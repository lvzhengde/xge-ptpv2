==> flow/design.v <==
module xgmii_dr2sr (
  input            clk,
  input            rst_n,
  input   [31:0]   dr_xd_i,
  input   [3:0]    dr_xc_i,
  output  [31:0]   dr_xd_o,
  output  [3:0]    dr_xc_o,
  input   [63:0]   sr_xd_i,
  input   [7:0]    sr_xc_i,
  output  [63:0]   sr_xd_o,
  output  [7:0]    sr_xc_o
);
  reg  [31:0] dr_xd_pos_d1;
  reg  [3:0]  dr_xc_pos_d1;
  reg  [31:0] dr_xd_neg_d1;
  reg  [3:0]  dr_xc_neg_d1;
  always @(posedge clk or negedge rst_n) begin
    if(~rst_n) begin
      dr_xd_pos_d1 <= {4{8'h07}};
      dr_xc_pos_d1 <= 4'hf;
    end
    else begin
      dr_xd_pos_d1 <= dr_xd_i;
      dr_xc_pos_d1 <= dr_xc_i;
    end
  end
  always @(negedge clk or negedge rst_n) begin
    if(~rst_n) begin
      dr_xd_neg_d1 <= {4{8'h07}};
      dr_xc_neg_d1 <= 4'hf;
    end
    else begin
      dr_xd_neg_d1 <= dr_xd_i;
      dr_xc_neg_d1 <= dr_xc_i;
    end
  end
  assign  sr_xd_o = {dr_xd_neg_d1, dr_xd_pos_d1};
  assign  sr_xc_o = {dr_xc_neg_d1, dr_xc_pos_d1};
  reg  [31:0] sr_xd_pos_d1;
  reg  [3:0]  sr_xc_pos_d1;
  reg  [31:0] sr_xd_neg_d1;
  reg  [3:0]  sr_xc_neg_d1;
  always @(posedge clk or negedge rst_n) begin
    if(~rst_n) begin
      sr_xd_pos_d1 <= {4{8'h07}};
      sr_xc_pos_d1 <= 4'hf;
    end
    else begin
      sr_xd_pos_d1 <= sr_xd_i[31:0];
      sr_xc_pos_d1 <= sr_xc_i[3:0];
    end
  end
  always @(negedge clk or negedge rst_n) begin
    if(~rst_n) begin
      sr_xd_neg_d1 <= {4{8'h07}};
      sr_xc_neg_d1 <= 4'hf;
    end
    else begin
      sr_xd_neg_d1 <= sr_xd_i[63:32];
      sr_xc_neg_d1 <= sr_xc_i[7:4];
    end
  end
  wire clk_inv = ~clk;
  assign dr_xd_o = (clk_inv == 1'b0) ? sr_xd_pos_d1 : sr_xd_neg_d1;
  assign dr_xc_o = (clk_inv == 1'b0) ? sr_xc_pos_d1 : sr_xc_neg_d1;
endmodule
# From RTL to reports: xgmii_dr2sr

What the tools print for xgmii_dr2sr, step after step.
Line numbers count from 1 in the design file above.
Cell names lack the library's common part.
A cell with - has no value.

Top module: xgmii_dr2sr
Clock input: clk
Cell library: sky130hd
Timing corner: tt_025C_1v80

# Word-level counts

Source: Yosys, flattened and elaborated, memories not mapped. Widths are those after wreduce; folded enables and synchronous resets count as part of the registers. Registers that Yosys merges into a memory's read port (data or address) are not register bits. Print and check cells do not count.

Register bits: 144
Input port bits: 110
Output and inout bits: 108
Cells after elaboration: 10

Multiplexer cells: 2

Operators by type and width:

| cell              | number |
| 32-bit 2-to-1 mux | 1 |
| 4-bit 2-to-1 mux  | 1 |

# Longest topological paths

Longest topological path by Yosys (ltp), each cell counted once; first at word level (registers and memories cut), then after technology mapping (sequential cells cut; the memories' decode and read muxes count).

Depth after elaboration: 1
ABC_AREA: 0
Mapped depth: 3

# Mapped cells and area

Yosys stat after the flow's synthesis: flattened, memories mapped to cells. It holds for the ABC_AREA given above (unset counts as 0); a run with the other value may have another netlist.

Buffer cells: 4
Cell area after synthesis: 4,272.8 um2
Flip-flops: 144
Sequential part of the area: 3,683.5 um2
Cell count: 185

Cell types:

| type    | number | area in all (um2) |
| dfstp_2 | 64     | 1.68E+03 |
| dfrtn_1 | 40     | 1,000.96 |
| dfrtp_1 | 40     | 1,000.96 |
| mux2_4  | 29     | 435.418 |
| mux2_2  | 7      | 78.826 |
| buf_12  | 3      | 60.058 |
| buf_6   | 1      | 11.261 |
| inv_1   | 1      | 3.754 |

2 stored runs of xgmii_dr2sr in the flow (synthesis by Yosys, layout by OpenROAD, sky130hd cells), in arbitrary order. Constraints: input delay and output delay 20% of the set period each, output load 0.01 pF.
"total design power" rests on the timing tool's default activity at the inputs, not on a simulated workload.

## Stored run 1

==> flow/run.sh <==
#!/bin/bash
# the make line also repeats the synthesis and layout settings of config.mk as NAME=value (left out here)
make -C /OpenROAD-flow-scripts/flow DESIGN_CONFIG=/design/flow/config.mk WORK_HOME=/design/flow/orfs CLKGATE_MAP_FILE= finish
==> flow/config.mk <==
export PLATFORM = sky130hd
export DESIGN_NAME = xgmii_dr2sr
export DESIGN_NICKNAME = xgmii_dr2sr
export VERILOG_FILES = /design/flow/design.v
export SDC_FILE = /design/flow/constraint.sdc
export NUM_CORES = 4
export LEC_CHECK = 0
export CAP_MARGIN = 20
export CORE_MARGIN = 2
export CORE_UTILIZATION = 40
export SLEW_MARGIN = 20
==> flow/constraint.sdc <==
create_clock -name core_clock -period 1.42 [get_ports {clk}]
set_input_delay 0.2840 -clock core_clock [delete_from_list [all_inputs] [get_ports {clk}]]
set_output_delay 0.2840 -clock core_clock [all_outputs]
set_load 0.01 [all_outputs]

| result of stored run 1 | value |
|---|---|
| total design power | 15.036 mW |
| worst hold slack after layout | 52 ps |
| worst setup slack after layout | -952 ps |
| total negative slack on setup checks | -60,060 ps |
| utilization after routing | 73.9 % |
| overall die area | 11,525.1 um2 |
| synthesized cell area | 4,272.8 um2 |
| area of the standard cells in the finished layout | 7,659.9 um2 |

## Stored run 2

==> flow/run.sh <==
#!/bin/bash
# the make line also repeats the synthesis and layout settings of config.mk as NAME=value (left out here)
make -C /OpenROAD-flow-scripts/flow DESIGN_CONFIG=/design/flow/config.mk WORK_HOME=/design/flow/orfs CLKGATE_MAP_FILE= finish
==> flow/config.mk <==
export PLATFORM = sky130hd
export DESIGN_NAME = xgmii_dr2sr
export DESIGN_NICKNAME = xgmii_dr2sr
export VERILOG_FILES = /design/flow/design.v
export SDC_FILE = /design/flow/constraint.sdc
export NUM_CORES = 4
export LEC_CHECK = 0
export ABC_AREA = 0
export CAP_MARGIN = 20
export CORE_ASPECT_RATIO = 1.53
export CORE_MARGIN = 2
export CORE_UTILIZATION = 33
export GPL_TIMING_DRIVEN = 0
export HOLD_SLACK_MARGIN = 0.21
export SLEW_MARGIN = 0
==> flow/constraint.sdc <==
create_clock -name core_clock -period 4.45 [get_ports {clk}]
set_input_delay 0.8900 -clock core_clock [delete_from_list [all_inputs] [get_ports {clk}]]
set_output_delay 0.8900 -clock core_clock [all_outputs]
set_load 0.01 [all_outputs]

| result of stored run 2 | value |
|---|---|
| total design power | 5.621 mW |
| worst hold slack after layout | 288 ps |
| worst setup slack after layout | -670 ps |
| total negative slack on setup checks | -34,794 ps |
| utilization after routing | 63.2 % |
| overall die area | 13,895.3 um2 |
| synthesized cell area | 4,272.8 um2 |
| area of the standard cells in the finished layout | 8,025.2 um2 |
