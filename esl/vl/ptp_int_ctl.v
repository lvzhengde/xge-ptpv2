==> flow/design.v <==
module ptp_int_ctl (
  input               bus2ip_clk   ,
  input               bus2ip_rst_n  ,
  input  [31:0]       bus2ip_addr_i ,
  input  [31:0]       bus2ip_data_i ,
  input               bus2ip_rd_ce_i ,          
  input               bus2ip_wr_ce_i ,          
  output reg [31:0]   ip2bus_data_o ,  
  input               int_rx_all_i,
  input               intxms_i,
  input               int_rx_ptp_i,
  input               int_tx_ptp_i,
  output reg          int_ptp_o
);
  parameter INT_BASE_ADDR = 32'h300;
  reg  int_rx_all_z1, int_rx_all_z2, int_rx_all_z3;
  reg  intxms_z1, intxms_z2, intxms_z3;
  reg  int_rx_ptp_z1, int_rx_ptp_z2, int_rx_ptp_z3;
  reg  int_tx_ptp_z1, int_tx_ptp_z2, int_tx_ptp_z3;
  always @(posedge bus2ip_clk or negedge bus2ip_rst_n) begin
    if(!bus2ip_rst_n) begin
      {int_rx_all_z1, int_rx_all_z2, int_rx_all_z3} <= 3'b0;
      {intxms_z1, intxms_z2, intxms_z3} <= 3'b0;
      {int_rx_ptp_z1, int_rx_ptp_z2, int_rx_ptp_z3} <= 3'b0;
      {int_tx_ptp_z1, int_tx_ptp_z2, int_tx_ptp_z3} <= 3'b0;
    end
    else begin
      {int_rx_all_z1, int_rx_all_z2, int_rx_all_z3} <= {int_rx_all_i, int_rx_all_z1, int_rx_all_z2};
      {intxms_z1, intxms_z2, intxms_z3} <= {intxms_i, intxms_z1, intxms_z2};
      {int_rx_ptp_z1, int_rx_ptp_z2, int_rx_ptp_z3} <= {int_rx_ptp_i, int_rx_ptp_z1, int_rx_ptp_z2};
      {int_tx_ptp_z1, int_tx_ptp_z2, int_tx_ptp_z3} <= {int_tx_ptp_i, int_tx_ptp_z1, int_tx_ptp_z2};
    end
  end
  reg  [31:0]      bus2ip_addr_z1, bus2ip_addr_z2 ; 
  reg              bus2ip_rd_ce_z1 ;          
  reg              read_clear, read_clear_z1 ; 
  wire             read_clear_pulse = read_clear & (~read_clear_z1);
  always @(posedge bus2ip_clk or negedge bus2ip_rst_n) begin
    if(!bus2ip_rst_n) begin
      bus2ip_addr_z1 <= 32'h0;
      bus2ip_addr_z2 <= 32'h0;
      bus2ip_rd_ce_z1 <= 1'b0;
      read_clear_z1  <= 1'b0;
    end
    else begin
      bus2ip_addr_z1 <= bus2ip_addr_i;
      bus2ip_addr_z2 <= bus2ip_addr_z1;
      bus2ip_rd_ce_z1 <= bus2ip_rd_ce_i;
      read_clear_z1  <= read_clear  ;
    end
  end
  always @(posedge bus2ip_clk or negedge bus2ip_rst_n) begin
    if(!bus2ip_rst_n)
      read_clear <= 1'b0;
    else if(bus2ip_rd_ce_i == 1'b0 && bus2ip_rd_ce_z1 == 1'b1)  
      read_clear <= 1'b1;
    else if(bus2ip_addr_i != bus2ip_addr_z1 && bus2ip_rd_ce_i == 1'b1 && bus2ip_rd_ce_z1 == 1'b1)  
      read_clear <= 1'b1;
    else if(read_clear_z1 == 1'b1)
      read_clear <= 1'b0;
  end
  reg  [3:0]  int_status;
  always @(posedge bus2ip_clk or negedge bus2ip_rst_n) begin
    if(!bus2ip_rst_n)
      int_status[3:0] <= 4'b0;
    else if(read_clear_pulse == 1'b1 && bus2ip_addr_z2[31:0] == INT_BASE_ADDR) 
      int_status[3:0] <= 4'b0;
    else begin
      if(int_rx_all_z2 &(~int_rx_all_z3) )   int_status[3] <= 1'b1;
      if(intxms_z2 & (~intxms_z3))           int_status[2] <= 1'b1;
      if(int_rx_ptp_z2 &(~int_rx_ptp_z3) )   int_status[1] <= 1'b1;
      if(int_tx_ptp_z2 &(~int_tx_ptp_z3) )   int_status[0] <= 1'b1;
    end
  end
  reg  [3:0]  int_mask;
  always @(posedge bus2ip_clk or negedge bus2ip_rst_n) begin
    if(!bus2ip_rst_n)
      int_mask[3:0] <= 4'b1111;
    else if(bus2ip_wr_ce_i == 1'b1 && bus2ip_addr_i == (INT_BASE_ADDR+1))
      int_mask[3:0] <= bus2ip_data_i[3:0];
  end
  always @(*) begin
    if(bus2ip_rd_ce_i == 1'b1 && bus2ip_addr_i == INT_BASE_ADDR)
      ip2bus_data_o[31:0] = {28'b0, int_status[3:0]};
    else if(bus2ip_rd_ce_i == 1'b1 && bus2ip_addr_i == (INT_BASE_ADDR+1))
      ip2bus_data_o[31:0] = {28'b0, int_mask[3:0]};
    else
      ip2bus_data_o[31:0] = 32'h0;
  end
  always @(posedge bus2ip_clk or negedge bus2ip_rst_n) begin
    if(!bus2ip_rst_n)
      int_ptp_o <= 1'b0;
    else
      int_ptp_o <= |(int_status[3:0] & int_mask[3:0]);
  end
endmodule
---- Step by step through the tools: ptp_int_ctl ----
Tool output for the design above, in the order of the flow.
Line numbers count from 1 in the design file above.
The mark -- stands for no value.
design
  top ..................................... ptp_int_ctl
  clock ................................... bus2ip_clk
  standard-cell library ................... sky130hd
  timing corner ........................... tt_025C_1v80

---- Elaborated design ----
Yosys after proc, flatten, opt, wreduce and memory -nomap, before mapping. Memory bits, and registers merged into a memory's read port (data or address), are not among the register bits. Print and check cells are not counted. Equal cells are merged and count once.
bit counts
  output and inout port bits .............. 33
  input bits .............................. 72
  flip-flop bits (word level) ............. 88
cells by class
  bitwise logic cells ..................... 12
  equality and inequality tests ........... 4
  multiplexer cells ....................... 13
  reduce/logical cells .................... 13
operator list
  kind                                                                number
  32-bit by 10-bit == test with 1-bit output (second input constant)  3
  32-bit != test                                                      1
  1-bit 2-to-1 mux                                                    11
  2-bit nonzero test                                                  4
  4-bit 2-to-1 mux                                                    2
  1-bit logical AND                                                   7
  1-bit NOT                                                           6
  1-bit AND                                                           5
  4-bit AND                                                           1
  4-bit OR reduction                                                  1
  3-bit nonzero test                                                  1

---- Depth ----
Yosys ltp: most cells in a row. Word level: on the elaborated netlist, between registers, memories and ports. Mapped: between sequential cells and ports; inverters and the memories' decode and read muxes count.
logic depth
  word-level depth ........................ 5
  ABC_AREA ................................ 0
  gate-level depth with buffers ........... 5
  gate-level depth less buffers ........... 4

---- Synthesis result ----
Source: synth_stat.txt of the flow (Yosys; design flattened, memories mapped). It holds for the ABC_AREA given above (unset counts as 0); a run with the other value may have another netlist.
mapped netlist
  mapped cells ............................ 214
  mapped flip-flops ....................... 88
  buffer cells ............................ 29
  area of sequential cells ................ 2207.1 sq um
  synthesis area .......................... 3129.3 sq um
cell types
  cell type                 number  area in all (sq um)
  sky130_fd_sc_hd__dfrtp_1  84      2.1E+03
  sky130_fd_sc_hd__xnor2_1  29      253.994
  sky130_fd_sc_hd__buf_4    28      210.202
  sky130_fd_sc_hd__dfstp_2  4       105.101
  sky130_fd_sc_hd__nor4_1   13      81.328
  sky130_fd_sc_hd__nand4_1  8       50.048
  sky130_fd_sc_hd__mux2_2   4       45.043
  sky130_fd_sc_hd__mux2i_1  4       40.038
  sky130_fd_sc_hd__nor2_1   8       30.029
  sky130_fd_sc_hd__nor4b_1  3       26.275
  sky130_fd_sc_hd__xor2_1   3       26.275
  sky130_fd_sc_hd__a21oi_1  4       20.019
  sky130_fd_sc_hd__a22oi_1  2       15.014
  sky130_fd_sc_hd__inv_1    4       15.014
  sky130_fd_sc_hd__nand3_1  3       15.014
  sky130_fd_sc_hd__nor4_2   1       12.512
  sky130_fd_sc_hd__and4_4   1       11.261
  sky130_fd_sc_hd__and4_2   1       10.01
Other cell types: 9; their cells: 10.

---- Path before layout ----
Source: OpenSTA report_checks on the synthesized netlist (no wires, ideal clock, input and output delay 20% of the period each), path of least setup slack; recovery checks are left aside. Register names are those of the netlist, which keeps one name where synthesis merged equal registers.
timing path post-synthesis
  path kind ............................... input -> output
  start ................................... input bus2ip_addr_i[4]
  end ..................................... output ip2bus_data_o[0]
  time at the first pin ................... 0.350 ns
  setup slack ............................. 0.256 ns
  path delay .............................. 0.794 ns
  buffers on the path ..................... 0
  stages on the path ...................... 4
  input delay ............................. 0.350 ns
  period .................................. 1.75 ns
  required time ........................... 1.400 ns
  output delay ............................ 0.350 ns
  data arrival time ....................... 1.144 ns
  synthesis period reached ................ 1.494 ns
"path delay" is the arrival time less input delay plus setup time.
At an output port there is no setup time.
"stages on the path" counts driving pins, that of a launching flip-flop among them; a cell with two outputs on the path counts twice.
"synthesis period reached" is the clock period less the worst setup slack; recovery checks do not enter. This is arithmetic on one report: input and output delays are still those of the set period (20% each).
Between the ends stands the longest chain of elaborated cells between them, by number of cells; it is not shown to be the way that was timed. Of several equally long chains one is given.
Each line given opens the expression or statement behind the cell; cells for indexed reads and writes are added by Yosys, which also makes memories of some case tables.
on the way, post-synthesis
  path through ............................ sky130_fd_sc_hd__nor4b_1 -> sky130_fd_sc_hd__and4_1 -> sky130_fd_sc_hd__nand3_1 -> sky130_fd_sc_hd__nor2_1
  length of the longest elaborated chain .. 4
  elaborated cells on any way between the ends .. 6
  those cells by class .................... eq/ne: 2; mux: 2; reduce/logical: 2
RTL lines, path post-synthesis
  what                                        line  RTL
  from (decl)                                 4     input  [31:0]       bus2ip_addr_i ,
  32-bit by 10-bit == test with 1-bit output  85    else if(bus2ip_rd_ce_i == 1'b1 && bus2ip_addr_i == (INT_BASE_ADDR+1))
  1-bit logical AND                           85
  4-bit 2-to-1 mux                            85
  4-bit 2-to-1 mux                            83    if(bus2ip_rd_ce_i == 1'b1 && bus2ip_addr_i == INT_BASE_ADDR)
  to (decl)                                   8     output reg [31:0]   ip2bus_data_o ,

---- Path in the finished layout ----
From the final timing report of entry A: the path of least setup slack in the routed layout; clock arrival at registers is part of the times.
timing path after layout
  path kind ............................... input -> output
  start ................................... input bus2ip_addr_i[25]
  end ..................................... output ip2bus_data_o[1]
  stages on the path ...................... 6
  input delay ............................. 0.28 ns
  data arrival time ....................... 1.31 ns
  period .................................. 1.4 ns
  required time ........................... 1.12 ns
  setup slack ............................. -0.19 ns
  buffers on the path ..................... 2
  time at the first pin ................... 0.28 ns
  output delay ............................ 0.28 ns
Between the ends stands the longest chain of elaborated cells between them, by number of cells; it is not shown to be the way that was timed. Of several equally long chains one is given.
on the way, after layout
  path through ............................ sky130_fd_sc_hd__buf_8 -> sky130_fd_sc_hd__nor4_4 -> sky130_fd_sc_hd__and4_4 -> sky130_fd_sc_hd__nand3_4 -> sky130_fd_sc_hd__nor2_2 -> sky130_fd_sc_hd__buf_2
  length of the longest elaborated chain .. 4
  elaborated cells on any way between the ends .. 6
  those cells by class .................... eq/ne: 2; mux: 2; reduce/logical: 2
RTL lines, path after layout
  what                                        line  RTL
  from (decl)                                 4     input  [31:0]       bus2ip_addr_i ,
  32-bit by 10-bit == test with 1-bit output  85    else if(bus2ip_rd_ce_i == 1'b1 && bus2ip_addr_i == (INT_BASE_ADDR+1))
  1-bit logical AND                           85
  4-bit 2-to-1 mux                            85
  4-bit 2-to-1 mux                            83    if(bus2ip_rd_ce_i == 1'b1 && bus2ip_addr_i == INT_BASE_ADDR)
  to (decl)                                   8     output reg [31:0]   ip2bus_data_o ,

ptp_int_ctl through Yosys and OpenROAD on sky130hd: 2 stored runs, unordered, with their settings and measured results. The constraints put input and output delay at 20% of the set period each and load the outputs with 0.01 pF.
By "achieved clock period" is meant the clock period of the run minus its worst setup slack. This is arithmetic on one report: input and output delays are still those of the set period (20% each).
By "critical path time" is meant the share of the clock period that the worst setup path is allowed (20% is reserved at inputs, 20% at outputs), minus its slack. Clock arrival times at its registers enter into it.
"total power of the final layout" rests on the timing tool's default activity at the inputs, not on a simulated workload.

======== entry A ========
==> flow/run.sh <==
#!/bin/bash
# the make line also repeats the synthesis and layout settings of config.mk as NAME=value (left out here)
make -C /OpenROAD-flow-scripts/flow DESIGN_CONFIG=/design/flow/config.mk WORK_HOME=/design/flow/orfs CLKGATE_MAP_FILE= finish
==> flow/config.mk <==
export PLATFORM = sky130hd
export DESIGN_NAME = ptp_int_ctl
export DESIGN_NICKNAME = ptp_int_ctl
export VERILOG_FILES = /design/flow/design.v
export SDC_FILE = /design/flow/constraint.sdc
export NUM_CORES = 4
export LEC_CHECK = 0
export CAP_MARGIN = 20
export CORE_MARGIN = 2
export CORE_UTILIZATION = 40
export SETUP_SLACK_MARGIN = -0.1
export SLEW_MARGIN = 20
==> flow/constraint.sdc <==
create_clock -name core_clock -period 1.4 [get_ports {bus2ip_clk}]
set_input_delay 0.2800 -clock core_clock [delete_from_list [all_inputs] [get_ports {bus2ip_clk}]]
set_output_delay 0.2800 -clock core_clock [all_outputs]
set_load 0.01 [all_outputs]

-------- measured, entry A --------
  worst setup slack after layout .......... -0.185 ns
  worst hold slack ........................ 0.140 ns
  total negative setup slack .............. -1.246 ns
  synthesis area .......................... 3129.3 sq um
  total power of the final layout ......... 5.020 mW
  post-route utilization .................. 57.1 %
  critical path time ...................... 1.03 ns
  worst setup path type ................... input -> output
  full die area ........................... 8547.0 sq um
  achieved clock period ................... 1.585 ns
  standard-cell area after layout ......... 4365.4 sq um

======== entry B ========
==> flow/run.sh <==
#!/bin/bash
# the make line also repeats the synthesis and layout settings of config.mk as NAME=value (left out here)
make -C /OpenROAD-flow-scripts/flow DESIGN_CONFIG=/design/flow/config.mk WORK_HOME=/design/flow/orfs CLKGATE_MAP_FILE= finish
==> flow/config.mk <==
export PLATFORM = sky130hd
export DESIGN_NAME = ptp_int_ctl
export DESIGN_NICKNAME = ptp_int_ctl
export VERILOG_FILES = /design/flow/design.v
export SDC_FILE = /design/flow/constraint.sdc
export NUM_CORES = 4
export LEC_CHECK = 0
export CAP_MARGIN = 20
export CELL_PAD_IN_SITES_DETAIL_PLACEMENT = 1
export CELL_PAD_IN_SITES_GLOBAL_PLACEMENT = 3
export CORE_MARGIN = 2
export CORE_UTILIZATION = 36
export CTS_CLUSTER_DIAMETER = 281
export CTS_CLUSTER_SIZE = 20
export GPL_ROUTABILITY_DRIVEN = 0
export PLACE_DENSITY = 0.71
export SETUP_SLACK_MARGIN = -0.14
export SLEW_MARGIN = 20
==> flow/constraint.sdc <==
create_clock -name core_clock -period 1.63 [get_ports {bus2ip_clk}]
set_input_delay 0.3260 -clock core_clock [delete_from_list [all_inputs] [get_ports {bus2ip_clk}]]
set_output_delay 0.3260 -clock core_clock [all_outputs]
set_load 0.01 [all_outputs]

-------- measured, entry B --------
  worst setup slack after layout .......... -0.075 ns
  worst hold slack ........................ 0.178 ns
  total negative setup slack .............. -0.257 ns
  synthesis area .......................... 3129.3 sq um
  total power of the final layout ......... 4.242 mW
  post-route utilization .................. 48.8 %
  critical path time ...................... 1.05 ns
  worst setup path type ................... input -> output
  full die area ........................... 9453.7 sq um
  achieved clock period ................... 1.705 ns
  standard-cell area after layout ......... 4195.3 sq um
