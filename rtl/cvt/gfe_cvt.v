==> flow/design.v <==
module gfe_cvt (
  input                clk  ,
  input                rst_n,
  input                mii_mode_i,   
  output               clk_en_o  ,
  input                en_i,
  input                er_i,
  input [7:0]          d_i ,
  output reg           en_o,
  output reg           er_o,
  output reg [7:0]     d_o ,   
  input [63:0]         xd_i,
  input [7:0]          xc_i,
  output reg [63:0]    xd_o,
  output reg [7:0]     xc_o
);
  wire [3:0] clk_cnt_p1;
  reg  [3:0] clk_cnt;
  reg  clk_en;
  assign clk_cnt_p1 = clk_cnt + 1;
  always @(posedge clk or negedge rst_n) begin
    if(!rst_n) 
      clk_cnt <= 4'd0;
    else if((mii_mode_i == 0 && clk_cnt == 4'd7)||(mii_mode_i == 0 && clk_cnt == 4'd15))
      clk_cnt <= 4'd0;
    else 
      clk_cnt <= clk_cnt_p1;
  end
  always @(posedge clk or negedge rst_n) begin
    if(!rst_n) 
      clk_en <= 0;
    else if((mii_mode_i == 0 && clk_cnt == 4'd7)||(mii_mode_i == 0 && clk_cnt == 4'd15))
      clk_en <= 1;
    else 
      clk_en <= 0;
  end
  assign clk_en_o = clk_en;
  reg         en_d1;
  reg         er_d1;
  reg [7:0]   d_d1;
  wire frm_start = en_i & (~en_d1);
  wire frm_end   = en_d1 & (~en_i);
  reg frm_start_d1, frm_end_d1;
  always @(posedge clk) begin
    en_d1 <= en_i;   
    er_d1 <= er_i;
    d_d1  <= d_i ;
    frm_start_d1 <= frm_start;
    frm_end_d1 <= frm_end;
  end
  reg [63:0]    ge_xd;
  reg [7:0]     ge_xc;
  reg [7:0]     ge_oct;
  reg           ge_ctl;
  always @(*) begin 
    ge_xd = xd_o;
    ge_xc = xc_o;
    if(frm_start) begin
      ge_ctl = 1;
      ge_oct = 8'hfb;
    end
    else if(frm_end) begin
      ge_ctl = 1;
      ge_oct = 8'hfd;
    end
    else if(er_i == 1) begin
      ge_ctl = 1;
      ge_oct = 8'hfe;
    end
    else if(en_i == 1) begin
      ge_ctl = 0;
      ge_oct = d_i;
    end
    else begin
      ge_ctl = 1;
      ge_oct = 8'h07;
    end
    case(clk_cnt)
      4'd0:
      begin
        ge_xc[0]   = ge_ctl;
        ge_xd[7:0] = ge_oct;
      end
      4'd1:
      begin
        ge_xc[1]    = ge_ctl;
        ge_xd[15:8] = ge_oct;
      end
      4'd2:
      begin
        ge_xc[2]     = ge_ctl;
        ge_xd[23:16] = ge_oct;
      end
      4'd3:
      begin
        ge_xc[3]     = ge_ctl;
        ge_xd[31:24] = ge_oct;
      end
      4'd4:
      begin
        ge_xc[4]     = ge_ctl;
        ge_xd[39:32] = ge_oct;
      end
      4'd5:
      begin
        ge_xc[5]     = ge_ctl;
        ge_xd[47:40] = ge_oct;
      end
      4'd6:
      begin
        ge_xc[6]     = ge_ctl;
        ge_xd[55:48] = ge_oct;
      end
      4'd7:
      begin
        ge_xc[7]     = ge_ctl;
        ge_xd[63:56] = ge_oct;
      end
    endcase
  end
  reg [63:0]    fe_xd;
  reg [7:0]     fe_xc;
  reg [7:0]     fe_oct, fe_oct_d1;
  reg           fe_ctl, fe_ctl_d1;
  reg  nibble_align;
  always @(posedge clk or negedge rst_n) begin
    if(!rst_n) 
      nibble_align <= 0;
    else if(en_i == 1)
      nibble_align <= ~nibble_align;
    else if(frm_end == 1)
      nibble_align <= 0;
  end
  always @(posedge clk or negedge rst_n) begin
    if(!rst_n) begin
      fe_oct_d1 <= 8'h07;
      fe_ctl_d1 <= 1;
    end
    else if(frm_end_d1 == 1) begin
      fe_oct_d1 <= 8'h07;
      fe_ctl_d1 <= 1;
    end
    else begin
      fe_oct_d1 <= fe_oct;
      fe_ctl_d1 <= fe_ctl;
    end
  end
  always @(*) begin 
    fe_xd = xd_o;
    fe_xc = xc_o;
    if(frm_start_d1) begin
      fe_ctl = 1;
      fe_oct = 8'hfb;
    end
    else if(frm_end_d1) begin
      fe_ctl = 1;
      fe_oct = 8'hfd;
    end
    else if((er_i == 1 || er_d1 == 1) && nibble_align == 1) begin
      fe_ctl = 1;
      fe_oct = 8'hfe;
    end
    else if(en_i == 1 && nibble_align == 1) begin
      fe_ctl = 0;
      fe_oct = {d_i[3:0], d_d1[3:0]};
    end
    else if(en_i == 0 && en_d1 == 0) begin
      fe_ctl = 1;
      fe_oct = 8'h07;
    end
    else begin
      fe_ctl = fe_ctl_d1;
      fe_oct = fe_oct_d1;
    end
    case(clk_cnt)
      4'd0, 4'd1:
      begin
        fe_xc[0]   = fe_ctl;
        fe_xd[7:0] = fe_oct;
      end
      4'd2, 4'd3:
      begin
        fe_xc[1]    = fe_ctl;
        fe_xd[15:8] = fe_oct;
      end
      4'd4, 4'd5:
      begin
        fe_xc[2]     = fe_ctl;
        fe_xd[23:16] = fe_oct;
      end
      4'd6, 4'd7:
      begin
        fe_xc[3]     = fe_ctl;
        fe_xd[31:24] = fe_oct;
      end
      4'd8, 4'd9:
      begin
        fe_xc[4]     = fe_ctl;
        fe_xd[39:32] = fe_oct;
      end
      4'd10, 4'd11:
      begin
        fe_xc[5]     = fe_ctl;
        fe_xd[47:40] = fe_oct;
      end
      4'd12, 4'd13:
      begin
        fe_xc[6]     = fe_ctl;
        fe_xd[55:48] = fe_oct;
      end
      4'd14, 4'd15:
      begin
        fe_xc[7]     = fe_ctl;
        fe_xd[63:56] = fe_oct;
      end
    endcase
  end
  always @(posedge clk or negedge rst_n) begin
    if(!rst_n) begin
      xd_o <= {8{8'h07}}; 
      xc_o <= 8'hff;
    end
    else if(mii_mode_i == 1) begin
      xd_o <= fe_xd; 
      xc_o <= fe_xc;
    end
    else begin
      xd_o <= ge_xd; 
      xc_o <= ge_xc;
    end
  end
  reg [63:0]    xd_i_z1;
  reg [7:0]     xc_i_z1;
  always @(posedge clk) begin
    if(clk_en == 1) begin
      xd_i_z1 <= xd_i;
      xc_i_z1 <= xc_i;
    end
  end
  reg       ge_en  ;
  reg       ge_er  ;
  reg [7:0] ge_d   ; 
  reg       ctl_ge;
  reg [7:0] oct_ge;  
  always @(*) begin
    case(clk_cnt)
      4'd0: 
      begin
        ctl_ge = xc_i[0];
        oct_ge = xd_i[7:0]; 
      end
      4'd1:
      begin
        ctl_ge = xc_i_z1[1];
        oct_ge = xd_i_z1[15:8];
      end
      4'd2:
      begin
        ctl_ge = xc_i_z1[2];
        oct_ge = xd_i_z1[23:16];
      end
      4'd3:
      begin
        ctl_ge = xc_i_z1[3];
        oct_ge = xd_i_z1[31:24];
      end
      4'd4:
      begin
        ctl_ge = xc_i_z1[4];
        oct_ge = xd_i_z1[39:32];
      end
      4'd5:
      begin
        ctl_ge = xc_i_z1[5];
        oct_ge = xd_i_z1[47:40];
      end
      4'd6:
      begin
        ctl_ge = xc_i_z1[6];
        oct_ge = xd_i_z1[55:48];
      end
      4'd7:
      begin
        ctl_ge = xc_i_z1[7];
        oct_ge = xd_i_z1[63:56];
      end
      default:
      begin
        ctl_ge = 0;
        oct_ge = 0;
      end
    endcase
    if(oct_ge == 8'hfb && ctl_ge == 1) begin
      ge_en = 1;
      ge_er = 0;
      ge_d  = 8'h55;
    end
    else if(oct_ge == 8'hfd && ctl_ge == 1) begin
      ge_en = 0;
      ge_er = 0;
      ge_d  = 8'h0;
    end
    else if(oct_ge == 8'hfe && ctl_ge == 1) begin
      ge_en = 1;
      ge_er = 1;
      ge_d  = 8'h0;
    end
    else if(ctl_ge == 0) begin
      ge_en = 1;
      ge_er = 0;
      ge_d  = oct_ge;
    end
    else begin
      ge_en = 0;
      ge_er = 0;
      ge_d  = oct_ge;
    end
  end
  reg       fe_en;
  reg       fe_er;
  reg [7:0] fe_d, fe_dp; 
  reg       ctl_fe, ctl_fe_d1;
  reg [7:0] oct_fe, oct_fe_d1;  
  always @(posedge clk) begin
    ctl_fe_d1 <= ctl_fe;
    oct_fe_d1 <= oct_fe;
  end
  always @(*) begin
    ctl_fe = ctl_fe_d1;
    oct_fe = oct_fe_d1;
    case(clk_cnt)
      4'd0: 
      begin
        ctl_fe = xc_i[0];
        oct_fe = xd_i[7:0]; 
      end
      4'd2:
      begin
        ctl_fe = xc_i_z1[1];
        oct_fe = xd_i_z1[15:8];
      end
      4'd4:
      begin
        ctl_fe = xc_i_z1[2];
        oct_fe = xd_i_z1[23:16];
      end
      4'd6:
      begin
        ctl_fe = xc_i_z1[3];
        oct_fe = xd_i_z1[31:24];
      end
      4'd8:
      begin
        ctl_fe = xc_i_z1[4];
        oct_fe = xd_i_z1[39:32];
      end
      4'd10:
      begin
        ctl_fe = xc_i_z1[5];
        oct_fe = xd_i_z1[47:40];
      end
      4'd12:
      begin
        ctl_fe = xc_i_z1[6];
        oct_fe = xd_i_z1[55:48];
      end
      4'd14:
      begin
        ctl_fe = xc_i_z1[7];
        oct_fe = xd_i_z1[63:56];
      end
    endcase
    if(oct_ge == 8'hfb && ctl_ge == 1) begin
      fe_en = 1;
      fe_er = 0;
      fe_dp = 8'h55;
    end
    else if(oct_ge == 8'hfd && ctl_ge == 1) begin
      fe_en = 0;
      fe_er = 0;
      fe_dp = 8'h0;
    end
    else if(oct_ge == 8'hfe && ctl_ge == 1) begin
      fe_en = 1;
      fe_er = 1;
      fe_dp = 8'h0;
    end
    else if(ctl_ge == 0) begin
      fe_en = 1;
      fe_er = 0;
      fe_dp = oct_ge;
    end
    else begin
      fe_en = 0;
      fe_er = 0;
      fe_dp = oct_ge;
    end
    fe_d = 8'h0;
    case(clk_cnt)
      4'd0, 4'd2, 4'd4, 4'd6, 4'd8, 4'd10, 4'd12, 4'd14:
        fe_d = {4'b0, fe_dp[3:0]};
      4'd1, 4'd3, 4'd5, 4'd7, 4'd9, 4'd11, 4'd13, 4'd15:
        fe_d = {4'b0, fe_dp[7:4]};
    endcase
  end
  always @(posedge clk or negedge rst_n) begin
    if(!rst_n) begin
      en_o <= 0;
      er_o <= 0;
      d_o  <= 8'h0;   
    end
    else if(mii_mode_i == 1) begin
      en_o <= fe_en;
      er_o <= fe_er;
      d_o  <= fe_d ;   
    end
    else begin
      en_o <= ge_en;
      er_o <= ge_er;
      d_o  <= ge_d ;   
    end
  end
endmodule
Reports on gfe_cvt
Tool output for the design above, in the order of the flow.
Lines are those of the file above, counted from 1.
{ "design": {"top": "gfe_cvt", "clock_port": "clk", "cell_library": "sky130hd", "pvt_corner": "tt_025C_1v80"} }

Word-level counts
Yosys after proc, flatten, opt, wreduce and memory -nomap, before mapping. Memory bits, and registers merged into a memory's read port (data or address), are not among the register bits. Print and check cells are not counted. Equal cells are merged and count once.
{ "classes": {"n_addsub": 1, "equal": 26, "n_mux": 72, "logic": 6, "reduce_logical": 46} }
{ "op_table": {"columns": ["op", "n"], "rows": [
  ["2-to-1 mux 8 bit", 31],
  ["OR reduction 14 bit", 8],
  ["parallel mux 8 bit (select 8 bit)", 1],
  ["2-to-1 mux 64 bit", 1],
  ["2-to-1 mux 1 bit", 36],
  ["== test 4 bit (second input constant)", 8],
  ["== test 8 bit (second input constant)", 3],
  ["nonzero test 2 bit", 9],
  ["inequality test 2 bit (second input constant)", 8],
  ["AND reduction 2 bit", 8],
  ["OR reduction 2 bit", 8],
  ["== test 4 x 3 -> 1 bit (second input constant)", 4],
  ["OR reduction 8 bit", 2],
  ["parallel mux 8 bit (select 2 bit)", 1],
  ["logical AND 1 bit", 8],
  ["== test 4 x 2 -> 1 bit (second input constant)", 2],
  ["parallel mux 1 bit (select 8 bit)", 1],
  ["inverter 1 bit", 4],
  ["adder 4 x 1 -> 4 bit (second input constant)", 1],
  ["== test 4 x 1 -> 1 bit (second input constant)", 1],
  ["zero test 4 bit", 1],
  ["2-to-1 mux 4 bit", 1],
  ["AND 1 bit", 2],
  ["logical OR 1 bit", 2]
]} }
{ "bits": {"register_bits": 177, "in_bits": 85, "out_inout_bits": 83, "wordCells": 182} }

Longest topological paths
Depth = most cells in a row (Yosys ltp): at word level without a register or memory, in the mapped netlist without a sequential cell, where the memories' decode and read muxes count.
{ "logic_depth": {"word_depth": 9, "ABC_AREA": 0, "mapped_depth": 11, "depth_no_buf": 8} }

After synthesis
The flow's flattened synthesis, as Yosys stat reports it; memories are mapped. The netlist is that of the ABC_AREA named above (0 if unset); the other value can give another one.
{ "mapped": {"cells": 508, "area_um2": 7078.0, "sequential_area_um2": 4524.3, "flip_flops": 168, "buf_cells": 25} }
{ "types": {"columns": ["cell", "n", "type_area_um2"], "rows": [
  ["sky130_fd_sc_hd__edfxtp_1", 63, 1.89E+03],
  ["sky130_fd_sc_hd__dfrtp_1", 61, 1.53E+03],
  ["sky130_fd_sc_hd__dfstp_2", 36, 945.907],
  ["sky130_fd_sc_hd__mux2_2", 82, 923.386],
  ["sky130_fd_sc_hd__a22oi_1", 30, 225.216],
  ["sky130_fd_sc_hd__dfxtp_1", 8, 160.154],
  ["sky130_fd_sc_hd__a21oi_1", 22, 110.106],
  ["sky130_fd_sc_hd__nor2_1", 29, 108.854],
  ["sky130_fd_sc_hd__o21ai_0", 17, 85.082],
  ["sky130_fd_sc_hd__ha_1", 6, 75.072],
  ["sky130_fd_sc_hd__nand2_1", 19, 71.318],
  ["sky130_fd_sc_hd__nor3_1", 11, 55.053],
  ["sky130_fd_sc_hd__buf_2", 9, 45.043],
  ["sky130_fd_sc_hd__a211oi_1", 5, 37.536],
  ["sky130_fd_sc_hd__nand3_1", 7, 35.034],
  ["sky130_fd_sc_hd__clkbuf_1", 9, 33.782],
  ["sky130_fd_sc_hd__and3_1", 5, 31.28],
  ["sky130_fd_sc_hd__buf_4", 4, 30.029]
]} }
Other cell types: 51; their cells: 85.

Timing after synthesis
Path of least setup slack by OpenSTA after synthesis, without wires, with an ideal clock, recovery checks aside; 20% of the period is set as input and as output delay. Where synthesis merged equal registers, the netlist keeps one of their names.
{ "synth_path": {"kind": "register to register", "start": "register clk_cnt[0]", "end": "register xd_o[59]", "period_ns": 2.51, "setup_time_ns": 0.125, "launch_ns": 0.000, "arrival_time_ns": 2.310, "required_time_ns": 2.385, "setup_slack_ns": 0.075, "delay_ns": 2.435, "driving_pins": 10, "path_buffers": 2, "period_less_setup_slack_ns": 2.435} }
"delay_ns" = arrival - input delay + setup time.
"driving_pins" counts driving pins, that of a launching flip-flop among them; a cell with two outputs on the path counts twice.
"period_less_setup_slack_ns" is the clock period less the worst setup slack; recovery checks do not enter. This is arithmetic on one report: input and output delays are still those of the set period (20% each).
Between the ends stands the longest chain of elaborated cells between them, by number of cells; it is not shown to be the way that was timed. Of several equally long chains one is given.
Each line given opens the expression or statement behind the cell; cells for indexed reads and writes are added by Yosys, which also makes memories of some case tables.
A register here has more assigning lines than the two given.
{ "synth_via": {"path_cell_list": "sky130_fd_sc_hd__dfrtp_1 sky130_fd_sc_hd__inv_1 sky130_fd_sc_hd__ha_1 sky130_fd_sc_hd__buf_6 sky130_fd_sc_hd__buf_2 sky130_fd_sc_hd__o22a_1 sky130_fd_sc_hd__o21ai_0 sky130_fd_sc_hd__nand2_1 sky130_fd_sc_hd__o31ai_4 sky130_fd_sc_hd__mux2_2", "elab_chain_cells": 4, "cone_cells": 24, "cone_classes": "eq/ne: 16; mux: 3; reduce/logical: 5"} }
{ "synth_lines": {"columns": ["item", "line", "source"], "rows": [
  ["from (decl)", 18, "reg  [3:0] clk_cnt;"],
  ["from (assign)", 23, "clk_cnt <= 4'd0;"],
  ["from (assign)", 27, "clk_cnt <= clk_cnt_p1;"],
  ["== test 4 bit", 175, "case(clk_cnt)"],
  ["OR reduction 2 bit", 175, null],
  ["2-to-1 mux 8 bit", 175, null],
  ["2-to-1 mux 64 bit", 223, "else if(mii_mode_i == 1) begin"],
  ["to (assign)", 220, "xd_o <= {8{8'h07}};"],
  ["to (assign)", 224, "xd_o <= fe_xd;"],
  ["to (decl)", 14, "output reg [63:0]    xd_o,"]
]} }

Path in the finished layout
From the final timing report of run 1: the path of least setup slack in the routed layout; clock arrival at registers is part of the times.
{ "layout_path": {"kind": "register to register", "start": "register clk_cnt[0]", "end": "register er_o", "period_ns": 3.01, "setup_time_ns": 0.06, "launch_ns": 0.42, "arrival_time_ns": 2.87, "required_time_ns": 3.36, "setup_slack_ns": 0.49, "driving_pins": 11, "path_buffers": 2} }
Between the ends stands the longest chain of elaborated cells between them, by number of cells; it is not shown to be the way that was timed. Of several equally long chains one is given.
A register here has more assigning lines than the two given.
{ "layout_via": {"path_cell_list": "sky130_fd_sc_hd__dfrtp_2 sky130_fd_sc_hd__inv_4 sky130_fd_sc_hd__ha_4 sky130_fd_sc_hd__buf_12 sky130_fd_sc_hd__a222oi_1 sky130_fd_sc_hd__mux2i_1 sky130_fd_sc_hd__o21ai_2 sky130_fd_sc_hd__or4_4 sky130_fd_sc_hd__buf_4 sky130_fd_sc_hd__nor3_1 sky130_fd_sc_hd__and3_1", "elab_chain_cells": 7, "cone_cells": 19, "cone_classes": "eq/ne: 10; mux: 5; reduce/logical: 4"} }
{ "layout_lines": {"columns": ["item", "line", "source"], "rows": [
  ["from (decl)", 18, "reg  [3:0] clk_cnt;"],
  ["from (assign)", 23, "clk_cnt <= 4'd0;"],
  ["from (assign)", 27, "clk_cnt <= clk_cnt_p1;"],
  ["== test 4 x 3 -> 1 bit", 246, "case(clk_cnt)"],
  ["parallel mux 8 bit (select 8 bit)", 246, null],
  ["== test 8 bit", 383, "else if(oct_ge == 8'hfe && ctl_ge == 1) begin"],
  ["logical AND 1 bit", 383, null],
  ["2-to-1 mux 1 bit", 383, null],
  ["2-to-1 mux 1 bit", 378, "else if(oct_ge == 8'hfd && ctl_ge == 1) begin"],
  ["2-to-1 mux 1 bit", 373, "if(oct_ge == 8'hfb && ctl_ge == 1) begin"],
  ["to (assign)", 414, "er_o <= fe_er;"],
  ["to (assign)", 419, "er_o <= ge_er;"],
  ["to (decl)", 10, "output reg           er_o,"]
]} }

Subject: gfe_cvt on sky130hd, stored results

Hello all,

Measured data: module gfe_cvt, platform sky130hd, 2 stored runs of the flow under differing settings, order arbitrary. Input and output delays are each 20% of the period that was set; the output load is 0.01 pF.
"clock period reached" = clock period - worst setup slack. The figure is calculated, with input and output delays left at 20% of the set period.
"allowed time less slack (worst setup path)" is the time allowed to the run's worst setup path (the clock period less input and output delay, where it has them) less its slack. Clock arrival times count: a late capture clock shortens it, a late launch clock lengthens it.
"power consumption" is the tool's figure for a default switching activity; nothing was simulated.

==> run 1: settings <==
{ "period_ns": 3.01, "SETUP_SLACK_MARGIN": 0.46, "CAP_MARGIN": 20, "CORE_MARGIN": 2, "CORE_UTILIZATION": 40, "SLEW_MARGIN": 20 }
==> run 1: results <==
total negative slack: 0.000 ns
worst slack on setup checks: 0.490 ns
power consumption: 5.861 mW
chip area after synthesis (Yosys): 7078.0 sq um
die outline area: 18774.5 sq um
post-route utilization: 0.584
allowed time less slack (worst setup path): 2.52 ns
critical path kind: register to register
clock period reached: 2.520 ns

==> run 2: settings <==
{ "period_ns": 2.11, "CORE_UTILIZATION": 70, "PLACE_DENSITY_LB_ADDON": 0.15, "CORE_MARGIN": 3, "CELL_PAD_IN_SITES_DETAIL_PLACEMENT": 1, "ABC_AREA": 1, "GPL_ROUTABILITY_DRIVEN": 0, "CTS_CLUSTER_DIAMETER": 252, "CAP_MARGIN": 20, "SLEW_MARGIN": 20 }
==> run 2: results <==
no results, placement failed with DPL-0033

Thanks
